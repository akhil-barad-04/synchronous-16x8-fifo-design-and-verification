==> flow/design.v <==
module fifo_16x8(clk,reset,d_in,read,write,d_out,empty,full); 
    parameter D_width = 8,
                D_depth=16;
    parameter D_addr=4, MAX_COUNT=4'b1111;
	input clk; 
	input reset; 
	input [D_width-1:0]d_in;	 
	input read; 
	input write; 
	output [D_width-1:0]d_out;  
	output empty; 	    
	output full;	    
	reg [D_width-1:0]d_out; 
	reg empty;
	reg full; 
	reg [(D_addr-1):0]rd_pntr;	 
	reg [(D_addr-1):0]wr_pntr;	 
	reg [(D_addr-1):0]count;	 
	reg [D_width-1:0]fifo_mem[0:D_depth-1];  
	reg sr_read_write_empty;			 
	always @(posedge clk) 
		begin 
			if(reset==1) 
				sr_read_write_empty <= 0; 
			else if(read==1 && empty==1 && write==1)	 
				sr_read_write_empty <= 1; 
			else 
				sr_read_write_empty <= 0; 
		end 
	always @(posedge clk) 
		begin 
			if(reset==1) 
				count <= 4'b0000;		 
			else 
				begin 
					case({read,write}) 
						2'b00:	count <= count;				 
						2'b01:	if(count!=MAX_COUNT)			 
									count <= count+1; 
						2'b10:	if(count!=4'b0000)				 
									count <= count-1;							 
						2'b11:	if(sr_read_write_empty==1)	 
									count <= count+1; 
								else 
									count <= count; 
						default: count <= count; 
					endcase 
				end 
		end 
	always @(count) 
		begin 
			if(count==4'b0000) 
				empty <= 1; 
			else 
				empty <= 0; 
		end 
	always @(count) 
		begin 
			if(count==MAX_COUNT) 
				full <= 1; 
			else 
				full <= 0; 
		end 
	always @(posedge clk) 
		begin 
			if(reset==1) 
				wr_pntr <= 4'b0000;	 
			else 
				begin 
					if(write==1 && full==0)	 
						wr_pntr <= wr_pntr+1; 
				end 
		end 
		always @(posedge clk) 
			begin 
				if(reset==1) 
					rd_pntr <= 4'b0000;	 
				else 
					begin 
						if(read==1 && empty==0)	 
							rd_pntr <= rd_pntr+1; 
					end 
			end 
	always @(posedge clk) 
		begin 
			if(write==1 && full==0) 
				fifo_mem[wr_pntr] <= d_in; 
			else									 
				fifo_mem[wr_pntr] <= fifo_mem[wr_pntr]; 
		end 
	always @(posedge clk) 
		begin 
			if(reset==1)						 
				d_out <= 8'h00; 
			else if(read==1 && empty==0)	 
				d_out <= fifo_mem[rd_pntr]; 
			else 
				d_out <= d_out;  
		end 
endmodule
Step by step through the tools: fifo_16x8

Tool output for the design above, in the order of the flow.
Lines are those of the file above, counted from 1.
Not given: -

Design top: fifo_16x8
Clock: clk
Standard-cell library: sky130hd
Timing corner: tt_025C_1v80

Word level

Counts by Yosys on the flattened word-level netlist (proc, flatten, opt, wreduce; memories kept). Register bits leave out memories and registers merged into their read ports (data or address). Print and check cells are left out. Cells with the same type and inputs are merged into one.
Yosys's memory passes give these memory sizes; they may raise the number of words (mostly to a power of two), join words into wider ones and drop unused or constant bits.

Clocked read ports x word width: 8
Register bits after elaboration: 13
Memories kept: 1
Elaborated cells: 42
Output and inout bits: 10
Bits in writable memories: 128
Input bits: 12

Add/subtract/negate cells: 4
Reductions and logical operators: 9
Bitwise operators: 3
Equality and inequality tests: 9
Mux-type cells: 12

Memories:

| name     | words | width | read ports | write ports | RTL line | text |
| fifo_mem | 16    | 8     | 1          | 1           | 19       | `reg [D_width-1:0]fifo_mem[0:D_depth-1];` |

Operators by type and width:

| kind                                              | count |
| 2-to-1 mux 8 bit                                  | 3 |
| adder 4 x 1 -> 4 bit (second input constant)      | 3 |
| case mux 4 bit (select 3 bit)                     | 1 |
| 2-to-1 mux 4 bit                                  | 3 |
| inequality test 2 bit (second input constant)     | 3 |
| 2-to-1 mux 1 bit                                  | 5 |
| logical AND 1 bit                                 | 4 |
| == test 2 bit (second input constant)             | 2 |
| subtractor 4 x 1 -> 4 bit (second input constant) | 1 |
| == test 4 bit (second input constant)             | 1 |
| inequality test 4 bit (second input constant)     | 1 |
| zero test 4 bit                                   | 1 |
| AND reduction 4 bit                               | 1 |
| nonzero test 4 bit                                | 1 |
| nonzero test 3 bit                                | 1 |
| NOT 1 bit                                         | 2 |
| == test 2 x 1 -> 1 bit (second input constant)    | 1 |
| AND reduction 2 bit                               | 1 |
| inequality test 1 bit (second input constant)     | 1 |
| OR 1 bit                                          | 1 |

Logic depth

Longest topological path by Yosys (ltp), each cell counted once; first at word level (registers and memories cut), then after technology mapping (sequential cells cut; the memories' decode and read muxes count).

Depth in word-level cells: 7
ABC_AREA: 0
Gate-level depth with buffers: 7

Mapped cells and area

The flow's flattened synthesis, as Yosys stat reports it; memories are mapped. The netlist is that of the ABC_AREA named above (0 if unset); the other value can give another one.

Cells by type:

| cell type                 | count |
| sky130_fd_sc_hd__edfxtp_1 | 128 |
| sky130_fd_sc_hd__mux2i_1  | 48 |
| sky130_fd_sc_hd__dfxtp_1  | 21 |
| sky130_fd_sc_hd__mux4_2   | 8 |
| sky130_fd_sc_hd__a22oi_1  | 23 |
| sky130_fd_sc_hd__nor2_1   | 21 |
| sky130_fd_sc_hd__ha_1     | 6 |
| sky130_fd_sc_hd__a32oi_1  | 8 |
| sky130_fd_sc_hd__o211ai_1 | 7 |
| sky130_fd_sc_hd__buf_2    | 9 |
| sky130_fd_sc_hd__nand3_1  | 9 |
| sky130_fd_sc_hd__xnor2_1  | 5 |
| sky130_fd_sc_hd__o21ai_1  | 8 |
| sky130_fd_sc_hd__nand2_1  | 9 |
| sky130_fd_sc_hd__clkbuf_1 | 8 |
| sky130_fd_sc_hd__mux2_4   | 2 |
| sky130_fd_sc_hd__o41ai_4  | 1 |
| sky130_fd_sc_hd__a22oi_2  | 2 |

Other cell types: 27; their cells: 43.

Cell count: 366
Flip-flop cells: 149
Cell area after synthesis: 6027.0 sq um
Buffers: 21
Sequential area: 4264.1 sq um

Worst setup path after synthesis

Path of least setup slack by OpenSTA after synthesis, without wires, with an ideal clock, recovery checks aside; 20% of the period is set as input and as output delay. Where synthesis merged equal registers, the netlist keeps one of their names.

Path kind: input to register
Start: input write
End: memory fifo_mem[3][0]
Setup time: 0.383 ns
Driving pins on the path: 3
Slack: 0.351 ns
Delay of the path: 1.488 ns
Clock period: 2.3 ns
Arrival time: 1.565 ns
Synthesis period reached: 1.949 ns

"delay of the path" = arrival - input delay + setup time.
"driving pins on the path": output pins that drive a net of the path, with the launching flip-flop's if there is one; two outputs of one cell count as two.
"synthesis period reached" is the clock period less the worst setup slack; recovery checks do not enter. This is arithmetic on one report: input and output delays are still those of the set period (20% each).
The rows between start and end are the longest chain of elaborated cells between them; the timing report does not say that the signal goes this way. Where chains are equally long, one stands for them.
A line is the first line of the expression or statement that the cell stems from. Yosys adds cells for indexed reads and writes and turns some case tables into memories.
The path ends at the enable pin of a flip-flop; only ways to that pin are counted.

Cells stage by stage: sky130_fd_sc_hd__clkbuf_1 > sky130_fd_sc_hd__nand3_1 > sky130_fd_sc_hd__nor3_1
Cells in the longest elaborated chain: 4

RTL lines, path post-synthesis:

| what                  | RTL line | text |
| from (decl)           | 9        | `input write;` |
| logical AND 1 bit     | 86       | `if(write==1 && full==0)` |
| inequality test 1 bit | -        |  |
| AND reduction 2 bit   | -        |  |
| OR 1 bit              | -        |  |
| to (decl)             | 19       | `reg [D_width-1:0]fifo_mem[0:D_depth-1];` |

Path in the finished layout

From the final timing report of run 2: the path of least setup slack in the routed layout; clock arrival at registers is part of the times.

Path kind: register to register
Start: register rd_pntr[0]
End: register d_out[7]
Clock period: 1.19 ns
Setup time: 0.12 ns
Arrival time: 1.91 ns
Driving pins on the path: 5
Slack: -0.42 ns

Cells stage by stage: sky130_fd_sc_hd__dfxtp_4 > sky130_fd_sc_hd__buf_12 > sky130_fd_sc_hd__mux4_2 > sky130_fd_sc_hd__o211ai_1 > sky130_fd_sc_hd__o21ai_1

RTL lines, path post-layout:

| what          | RTL line | text |
| from (decl)   | 16       | `reg [(D_addr-1):0]rd_pntr;` |
| from (assign) | 77       | `rd_pntr <= 4'b0000;` |
| from (assign) | 81       | `rd_pntr <= rd_pntr+1;` |
| to (decl)     | 10       | `output [D_width-1:0]d_out;` |

No chain of elaborated cells between the ends is given.

Hand-over note for fifo_16x8

Top module fifo_16x8; platform sky130hd; tools Yosys and OpenROAD; 2 stored runs in no particular order. Input and output delays are each 20% of the period that was set; the output load is 0.01 pF.
"period reached" means the clock period less the worst setup slack. The figure is calculated, with input and output delays left at 20% of the set period.
"critical setup path time" is the time allowed to the run's worst setup path (the clock period less input and output delay, where it has them) less its slack. Clock arrival times count: a late capture clock shortens it, a late launch clock lengthens it.
By "overall power" is meant OpenSTA's value without simulated activity: inputs other than the clock are taken to toggle once in ten clock periods, and the tool carries that through the logic.
A setting shown as -- is not set for that run.
A result given as -- is not shown for that run.

| setting or result                         | run 1 | run 2                |
| period_ns                                 | 1.58  | 1.19                 |
| CORE_UTILIZATION                          | 52    | 40                   |
| SETUP_SLACK_MARGIN                        | 0.16  | --                   |
| PLACE_DENSITY_LB_ADDON                    | 0.11  | --                   |
| CORE_MARGIN                               | 7     | 2                    |
| CELL_PAD_IN_SITES_GLOBAL_PLACEMENT        | 0     | --                   |
| CELL_PAD_IN_SITES_DETAIL_PLACEMENT        | 2     | --                   |
| TNS_END_PERCENT                           | 40    | --                   |
| GPL_ROUTABILITY_DRIVEN                    | 1     | --                   |
| CTS_CLUSTER_SIZE                          | 88    | --                   |
| CTS_CLUSTER_DIAMETER                      | 274   | --                   |
| CAP_MARGIN                                | 5     | 20                   |
| SLEW_MARGIN                               | 40    | 20                   |
| MIN_ROUTING_LAYER                         | met2  | --                   |
| MAX_ROUTING_LAYER                         | met4  | --                   |
| area of the synthesized netlist (sq um)   | --    | 6027.0               |
| die area (sq um)                          | --    | 16065.6              |
| standard-cell area after routing (sq um)  | --    | 8311.7               |
| utilization after routing (%)             | --    | 56.8                 |
| setup slack of the worst path (ns)        | --    | -0.419               |
| total negative slack (ns)                 | --    | -49.700              |
| worst hold slack in the final report (ns) | --    | 0.482                |
| overall power (mW)                        | --    | 12.481               |
| period reached (ns)                       | --    | 1.609                |
| critical setup path time (ns)             | --    | 1.61                 |
| worst setup path type                     | --    | register to register |

Run 1: unfinished; error DPL-0033 in clock tree synthesis

End of note.
